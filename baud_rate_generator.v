==> flow/design.v <==
module baud_rate_generator (
    input wire clk,
    input wire rst,         
    output reg tick
);
    parameter N = 5208;
    reg [12:0] counter;
    always @(posedge clk or posedge rst) begin  
        if (rst) begin
            counter <= 0;
            tick <= 0;
        end else begin
            if (counter == N-1) begin
                tick <= 1;
                counter <= 0;
            end else begin
                tick <= 0;
                counter <= counter + 1;  
            end
        end
    end
endmodule
# Tool chain data of baud_rate_generator
# The steps from the RTL of baud_rate_generator to its reports follow in flow order.
# Lines are those of the file above, counted from 1.
# Operators carry their Yosys type and port widths (W data, S select, Z words).
# Library cell names are shortened.
# Not given: -
dict set report design {
  design {baud_rate_generator}
  clk_port {clk}
  lib {sky130hd}
  corner {tt_025C_1v80}
}

# Word level
# Counts by Yosys on the flattened word-level netlist (proc, flatten, opt, wreduce; memories kept). Register bits leave out memories and registers merged into their read ports (data or address); mux counts leave out enables and synchronous resets folded into registers. Print and check cells are left out. Cells with the same type and inputs are merged into one.
dict set report bits {
  register_bits 14
  inputBits 2
  output_inout_bits 1
  word_cells 6
}
dict set report classes {
  add_sub_neg 1
  equal 1
  n_mux 2
}
# operator count
set op_table {}
lappend op_table {{$add A13 B1 Y13 const B} 1}
lappend op_table {{$eq A13 B13 Y1 const B} 1}
lappend op_table {{$mux W13} 1}
lappend op_table {{$mux W1} 1}

# Logic depth
# Depth = most cells in a row (Yosys ltp): at word level without a register or memory, in the mapped netlist without a sequential cell, where the memories' decode and read muxes count.
dict set report depth {
  depth_word 2
  abc_area 0
  mapped_depth 5
  ltp_nobuf 4
}

# Netlist
# The flow's flattened synthesis, as Yosys stat reports it; memories are mapped. The netlist is that of the ABC_AREA named above (0 if unset); the other value can give another one.
# The area totals of this step are shown rounded.
dict set report synth_totals {
  cell_count 59
  mapped_area_um2 659
  sequential_area_um2 350
  ff_cells 14
  buffers 1
}
# type count area_total_um2
set types {}
lappend types {dfrtp_1 14 350.336}
lappend types {xor2_1 5 43.792}
lappend types {xnor2_1 3 26.275}
lappend types {nand4_4 1 21.27}
lappend types {nand3_1 4 20.019}
lappend types {nor4bb_1 2 20.019}
lappend types {nor2_1 5 18.768}
lappend types {inv_1 4 15.014}
lappend types {o31ai_1 2 15.014}
lappend types {and4bb_2 1 12.512}
lappend types {ha_1 1 12.512}
lappend types {nand4_1 2 12.512}
lappend types {nor4_1 2 12.512}
lappend types {or4_4 1 11.261}
lappend types {a21oi_1 2 10.01}
lappend types {a21oi_2 1 8.758}
lappend types {nand2_1 2 7.507}
lappend types {or4_1 1 7.507}
# Not listed: further types 6, cells in them 6.

# Worst setup path after synthesis
# Source: OpenSTA report_checks on the synthesized netlist (no wires, ideal clock, input and output delay 20% of the period each), path of least setup slack; recovery checks are left aside. Register names are those of the netlist, which keeps one name where synthesis merged equal registers.
dict set report synth_timing {
  kind {flip-flop to flip-flop}
  from {register counter[0]}
  to {register counter[12]}
  clock_period_ns 1.68
  setup_ns 0.073
  t_first_pin_ns 0.000
  arrival_time_ns 1.370
  required_ns 1.607
  setup_slack_ns 0.237
  delay_ns 1.443
  path_stages 5
  n_path_buf 0
  period_less_setup_slack_ns 1.443
}
# "delay_ns" is the arrival time less input delay plus setup time.
# "path_stages" counts driving pins, that of a launching flip-flop among them; a cell with two outputs on the path counts twice.
# "period_less_setup_slack_ns" is the clock period less the worst setup slack; recovery checks do not enter. This is arithmetic on one report: input and output delays are still those of the set period (20% each).
# Between the ends stands the longest chain of elaborated cells between them, by number of cells; it is not shown to be the way that was timed. Of several equally long chains one is given.
# A line is the first line of the expression or statement that the cell stems from. Yosys adds cells for indexed reads and writes and turns some case tables into memories.
# At most two assigning lines are given for a register; there are more.
dict set report synth_between {
  path_cell_list {dfrtp_1 > ha_1 > nand4_4 > or4_4 > a21oi_2}
  elab_chain_cells 2
  cone_cells 3
  lines_between 2
  classes_between {add/sub: 1; eq/ne: 1; mux: 1}
}
# item line
set synth_lines {}
lappend synth_lines {{start, declared} 7} ;# reg [12:0] counter;
lappend synth_lines {{start, assigned} 10} ;# counter <= 0;
lappend synth_lines {{start, assigned} 18} ;# counter <= counter + 1;
lappend synth_lines {{$add A13 B1 Y13} 18}
lappend synth_lines {{$mux W13} 13} ;# if (counter == N-1) begin
lappend synth_lines {{end, assigned} 15} ;# counter <= 0;
lappend synth_lines {{end, assigned} 18}
lappend synth_lines {{end, declared} 7}

# Path in the finished layout
# Path of least setup slack in the final report of run 1 (OpenROAD, finished layout, wires in). Where an end is a register, its clock arrival counts in the times.
dict set report layout_timing {
  kind {flip-flop to flip-flop}
  from {register counter[2]}
  to {register counter[9]}
  clock_period_ns 1.47
  setup_ns 0.07
  t_first_pin_ns 0.25
  arrival_time_ns 1.62
  required_ns 1.65
  setup_slack_ns 0.03
  path_stages 4
  n_path_buf 0
}
# Between the ends stands the longest chain of elaborated cells between them, by number of cells; it is not shown to be the way that was timed. Of several equally long chains one is given.
# At most two assigning lines are given for a register; there are more.
dict set report layout_between {
  path_cell_list {dfrtp_1 > nand4_1 > nor4_1 > xor2_1}
  elab_chain_cells 2
  cone_cells 3
  lines_between 2
  classes_between {add/sub: 1; eq/ne: 1; mux: 1}
}
# item line
set layout_lines {}
lappend layout_lines {{start, declared} 7} ;# reg [12:0] counter;
lappend layout_lines {{start, assigned} 10} ;# counter <= 0;
lappend layout_lines {{start, assigned} 18} ;# counter <= counter + 1;
lappend layout_lines {{$add A13 B1 Y13} 18}
lappend layout_lines {{$mux W13} 13} ;# if (counter == N-1) begin
lappend layout_lines {{end, assigned} 15} ;# counter <= 0;
lappend layout_lines {{end, assigned} 18}
lappend layout_lines {{end, declared} 7}

Data sheet: physical implementation of baud_rate_generator

Measured data: module baud_rate_generator, platform sky130hd, 2 stored runs of the flow under differing settings, order arbitrary. Input and output delays are each 20% of the period that was set; the output load is 0.01 pF.
"period_less_ws_ns" means the clock period less the worst setup slack. The figure is calculated, with input and output delays left at 20% of the set period.
"worst_path_time_ns" = time allowed to the worst setup path (clock period - input delay - output delay, where it has them) - its slack; a late launch clock adds to it, a late capture clock takes from it.
"design_power_w" is the tool's figure for a default switching activity; nothing was simulated.
The measured numbers are rounded.

[flow] run 1: files
==> flow/run.sh <==
#!/bin/bash
# the make line also repeats the synthesis and layout settings of config.mk as NAME=value (left out here)
make -C /OpenROAD-flow-scripts/flow DESIGN_CONFIG=/design/flow/config.mk WORK_HOME=/design/flow/orfs CLKGATE_MAP_FILE= finish
==> flow/config.mk <==
export PLATFORM = sky130hd
export DESIGN_NAME = baud_rate_generator
export DESIGN_NICKNAME = baud_rate_generator
export VERILOG_FILES = /design/flow/design.v
export SDC_FILE = /design/flow/constraint.sdc
export NUM_CORES = 4
export LEC_CHECK = 0
export CAP_MARGIN = 20
export CELL_PAD_IN_SITES_DETAIL_PLACEMENT = 0
export CORE_MARGIN = 4
export CORE_UTILIZATION = 65
export CTS_CLUSTER_DIAMETER = 57
export CTS_CLUSTER_SIZE = 79
export GPL_TIMING_DRIVEN = 0
export SETUP_SLACK_MARGIN = -0.03
export SLEW_MARGIN = 20
==> flow/constraint.sdc <==
create_clock -name core_clock -period 1.47 [get_ports {clk}]
set_input_delay 0.2940 -clock core_clock [delete_from_list [all_inputs] [get_ports {clk}]]
set_output_delay 0.2940 -clock core_clock [all_outputs]
set_load 0.01 [all_outputs]

[flow] run 1: metrics
[metrics] post_route_util_pct = 79.4
[metrics] die_area_um2 = 1590
[metrics] total_negative_slack_ns = 0.000
[metrics] design_power_w = 0.000556
[metrics] period_less_ws_ns = 1.438
[metrics] final_stdcell_area_um2 = 743
[metrics] timing.setup.ws_ns = 0.032
[metrics] ys_area_um2 = 659
[metrics] worst_path_time_ns = 1.44
[metrics] worst_setup_path_type = flip-flop to flip-flop

[flow] run 2: files
==> flow/run.sh <==
#!/bin/bash
# the make line also repeats the synthesis and layout settings of config.mk as NAME=value (left out here)
make -C /OpenROAD-flow-scripts/flow DESIGN_CONFIG=/design/flow/config.mk WORK_HOME=/design/flow/orfs CLKGATE_MAP_FILE= finish
==> flow/config.mk <==
export PLATFORM = sky130hd
export DESIGN_NAME = baud_rate_generator
export DESIGN_NICKNAME = baud_rate_generator
export VERILOG_FILES = /design/flow/design.v
export SDC_FILE = /design/flow/constraint.sdc
export NUM_CORES = 4
export LEC_CHECK = 0
export ABC_AREA = 1
export CAP_MARGIN = 20
export CELL_PAD_IN_SITES_GLOBAL_PLACEMENT = 1
export CORE_ASPECT_RATIO = 0.9
export CORE_MARGIN = 6
export CORE_UTILIZATION = 27
export PLACE_DENSITY = 0.79
export SLEW_MARGIN = 20
==> flow/constraint.sdc <==
create_clock -name core_clock -period 1.44 [get_ports {clk}]
set_input_delay 0.2880 -clock core_clock [delete_from_list [all_inputs] [get_ports {clk}]]
set_output_delay 0.2880 -clock core_clock [all_outputs]
set_load 0.01 [all_outputs]

[flow] run 2: metrics
[metrics] worst_path_time_ns = 1.31
[metrics] worst_setup_path_type = flip-flop to flip-flop
[metrics] die_area_um2 = 4360
[metrics] final_stdcell_area_um2 = 901
[metrics] post_route_util_pct = 32.8
[metrics] period_less_ws_ns = 1.309
[metrics] ys_area_um2 = 788
[metrics] total_negative_slack_ns = 0.000
[metrics] timing.setup.ws_ns = 0.131
[metrics] design_power_w = 0.000691
