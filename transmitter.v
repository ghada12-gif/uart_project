==> flow/design.v <==
module uart_tx (
    input wire clk,
    input wire rst,
    input wire tick,
    input wire start,
    input wire [7:0] data,
    output reg tx,
    output reg busy
);
    reg [3:0] bit_index;
    reg [9:0] shift_reg;
    reg sending;
    always @ (posedge clk or posedge rst) begin
        if (rst) begin
            tx <= 1'b1;   
            busy <= 0;
            sending <= 0;
            bit_index <= 0;
            shift_reg <= 10'b1111111111;
        end else begin
            if (start && !busy) begin
                shift_reg <= {1'b1, data, 1'b0};   
                busy <= 1;
                sending <= 1;
                bit_index <= 0;
            end else if (tick && sending) begin
                tx <= shift_reg[0];
                shift_reg <= shift_reg >> 1;
                bit_index <= bit_index + 1;
                if (bit_index == 9) begin
                    busy <= 0;
                    sending <= 0;
                end
            end
        end
    end
endmodule
Tool chain data of uart_tx

Tool output for the design above, in the order of the flow.
Lines are those of the file above, counted from 1.
Operators carry their Yosys type and port widths (W data, S select, Z words).
Cell names lack the library's common part.
The mark -- stands for no value.

Top: uart_tx
Clock input: clk
Library: sky130hd
Timing corner: tt_025C_1v80

Word-level counts

Yosys after proc, flatten, opt, wreduce and memory -nomap, before mapping. Memory bits, and registers merged into a memory's read port (data or address), are not among the register bits. Print and check cells are not counted. Equal cells are merged and count once.

Multiply operators: 0
Shifts and indexed selects: 0
Div/mod/pow operators: 0
Mux-type cells: 7
Bitwise logic cells: 1
$add $sub $neg: 1
Reduce/logical cells: 7
Order comparisons: 0
Eq/ne operators: 1

Operators by type and width:

| cell                  | count |
| $mux W10              | 2 |
| $mux W4               | 2 |
| $reduce_and A2 Y1     | 2 |
| $reduce_bool A2 Y1    | 2 |
| $add A4 B1 Y4 const B | 1 |
| $eq A4 B4 Y1 const B  | 1 |
| $mux W1               | 3 |
| $logic_and A1 B1 Y1   | 2 |
| $not A1 Y1            | 1 |
| $logic_not A1 Y1      | 1 |

Memory bits (read-only): 0
Bits of input ports: 12
Bits in registers: 16
Bits in latches: 0
Output and inout port bits: 2
Memory cells: 0
Bits in writable memories: 0
Word width x clocked read ports: 0
Elaborated cells: 21

Longest topological paths

Longest topological path by Yosys (ltp), each cell counted once; first at word level (registers and memories cut), then after technology mapping (sequential cells cut; the memories' decode and read muxes count).

Word-level depth: 4
ABC_AREA: 0
Mapped depth: 5

Mapped cells and area

The flow's flattened synthesis, as Yosys stat reports it; memories are mapped. The netlist is that of the ABC_AREA named above (0 if unset); the other value can give another one.

Cells in the netlist: 76
Chip area (Yosys): 0.0007883 mm²
Mapped flip-flops: 16

Cells by type:

| cell type | count | area in all (µm²) |
| dfstp_2   | 11    | 289.027 |
| dfrtp_1   | 5     | 125.12 |
| nand2_1   | 9     | 33.782 |
| a21oi_1   | 6     | 30.029 |
| mux2i_1   | 3     | 30.029 |
| ha_1      | 2     | 25.024 |
| nor2b_1   | 4     | 25.024 |
| o21ai_0   | 5     | 25.024 |
| o22ai_1   | 4     | 25.024 |
| a211oi_1  | 3     | 22.522 |
| inv_1     | 6     | 22.522 |
| mux2i_4   | 1     | 22.522 |
| a32oi_1   | 2     | 17.517 |
| buf_4     | 2     | 15.014 |
| mux2_2    | 1     | 11.261 |
| nor2_1    | 3     | 11.261 |
| buf_2     | 2     | 10.01 |
| a22o_1    | 1     | 8.758 |

Other cell types: 6; their cells: 6.

Worst setup path after synthesis

Path of least setup slack by OpenSTA after synthesis, without wires, with an ideal clock, recovery checks aside; 20% of the period is set as input and as output delay. Where synthesis merged equal registers, the netlist keeps one of their names.

Path type: input port to flip-flop
From: input tick
To: register bit_index[3]
Delay of the path: 0.685 ns
Stages on the path: 4
Buffers on the path: 1
Data arrival time: 1.080 ns
Slack: 1.380 ns
Time at the first pin: 0.516 ns
Period: 2.58 ns
Input delay: 0.516 ns
Library setup time: 0.121 ns
Data required time: 2.459 ns
Period reached after synthesis: 1.2 ns

"delay of the path" = arrival - input delay + setup time.
"stages on the path": output pins that drive a net of the path, with the launching flip-flop's if there is one; two outputs of one cell count as two.
"period reached after synthesis" is the clock period less the worst setup slack; recovery checks do not enter. This is arithmetic on one report: input and output delays are still those of the set period (20% each).
The rows between start and end are the longest chain of elaborated cells between them; the timing report does not say that the signal goes this way. Where chains are equally long, one stands for them.
A line is the first line of the expression or statement that the cell stems from. Yosys adds cells for indexed reads and writes and turns some case tables into memories.
At most two assigning lines are given for a register; there are more.

Path through: buf_4 nand4_1 xnor2_1 a22o_1
Length of the longest elaborated chain: 3
Elaborated cells between the ends (all ways): 4
Source lines of those cells: 2

Ends and longest elaborated chain, post-synthesis:

| item                | line | RTL |
| from (decl)         | 4    | `input wire tick,` |
| $logic_and A1 B1 Y1 | 26   | `end else if (tick && sending) begin` |
| $mux W4             | 26   |  |
| $mux W4             | 21   | `if (start && !busy) begin` |
| to (assign)         | 18   | `bit_index <= 0;` |
| to (assign)         | 29   | `bit_index <= bit_index + 1;` |
| to (decl)           | 10   | `reg [3:0] bit_index;` |

Worst path after layout

From the final timing report of stored run 2: the path of least setup slack in the routed layout; clock arrival at registers is part of the times.

Path type: flip-flop to output port
From: register tx
To: output tx
Period: 1.78 ns
Data arrival time: 1.31 ns
Slack: 0.11 ns
Buffers on the path: 1
Time at the first pin: 0.25 ns
Stages on the path: 2
Data required time: 1.42 ns

Path through: dfstp_2 clkdlybuf4s50_1
Length of the longest elaborated chain: 0
Elaborated cells between the ends (all ways): 0
Source lines of those cells: 0

Ends and longest elaborated chain, post-layout:

| item          | line | RTL |
| from (decl)   | 7    | `output reg tx,` |
| from (assign) | 15   | `tx <= 1'b1;` |
| from (assign) | 27   | `tx <= shift_reg[0];` |
| to (decl)     | 7    |  |

Ticket comment

Module uart_tx, platform sky130hd: 2 stored runs of the flow (Yosys, OpenROAD) with differing settings, in no particular order. Input and output delays are each 20% of the period that was set; the output load is 0.01 pF.
"clock period achieved": clock period set for the run, less the worst setup slack. It is reckoned from that one timing run; input and output delays stay at 20% of the period that was set.
"allowed time less slack (worst setup path)": the worst setup path's part of the clock period (all of it between registers, 20% less for each end at a port) less its slack. A launch clock that arrives late makes it longer, a capture clock that arrives late makes it shorter.
"total power of the final layout" is the tool's figure for a default switching activity; nothing was simulated.
Settings: n/a = not set for that run.
Results: n/a = not shown.

| setting or result                               | stored run 1 | stored run 2             |
| period_ns                                       | 1.7          | 1.78                     |
| CORE_UTILIZATION                                | 69           | 18                       |
| SETUP_SLACK_MARGIN                              | 0.15         | -0.0                     |
| CELL_PAD_IN_SITES_GLOBAL_PLACEMENT              | 3            | 3                        |
| CELL_PAD_IN_SITES_DETAIL_PLACEMENT              | 2            | n/a                      |
| TNS_END_PERCENT                                 | 55           | n/a                      |
| CTS_CLUSTER_SIZE                                | 24           | 53                       |
| CTS_CLUSTER_DIAMETER                            | 339          | 228                      |
| CAP_MARGIN                                      | 25           | 40                       |
| MIN_ROUTING_LAYER                               | met1         | met2                     |
| CORE_MARGIN                                     | 2            | 9                        |
| SLEW_MARGIN                                     | 20           | 40                       |
| PLACE_DENSITY                                   | n/a          | 0.89                     |
| HOLD_SLACK_MARGIN                               | n/a          | 0.16                     |
| GPL_TIMING_DRIVEN                               | n/a          | 1                        |
| setup slack of the critical path (ns)           | n/a          | 0.115                    |
| clock period achieved (ns)                      | n/a          | 1.665                    |
| die footprint (mm²)                             | n/a          | 0.0070854                |
| utilization after layout (%)                    | n/a          | 25.3                     |
| total power of the final layout (mW)            | n/a          | 1.429                    |
| post-route setup TNS (ns)                       | n/a          | 0.000                    |
| allowed time less slack (worst setup path) (ns) | n/a          | 1.31                     |
| worst setup path type                           | n/a          | flip-flop to output port |
| synthesis area (mm²)                            | n/a          | 0.0007883                |

Stored run 1: incomplete, placement halted on GPL-0301
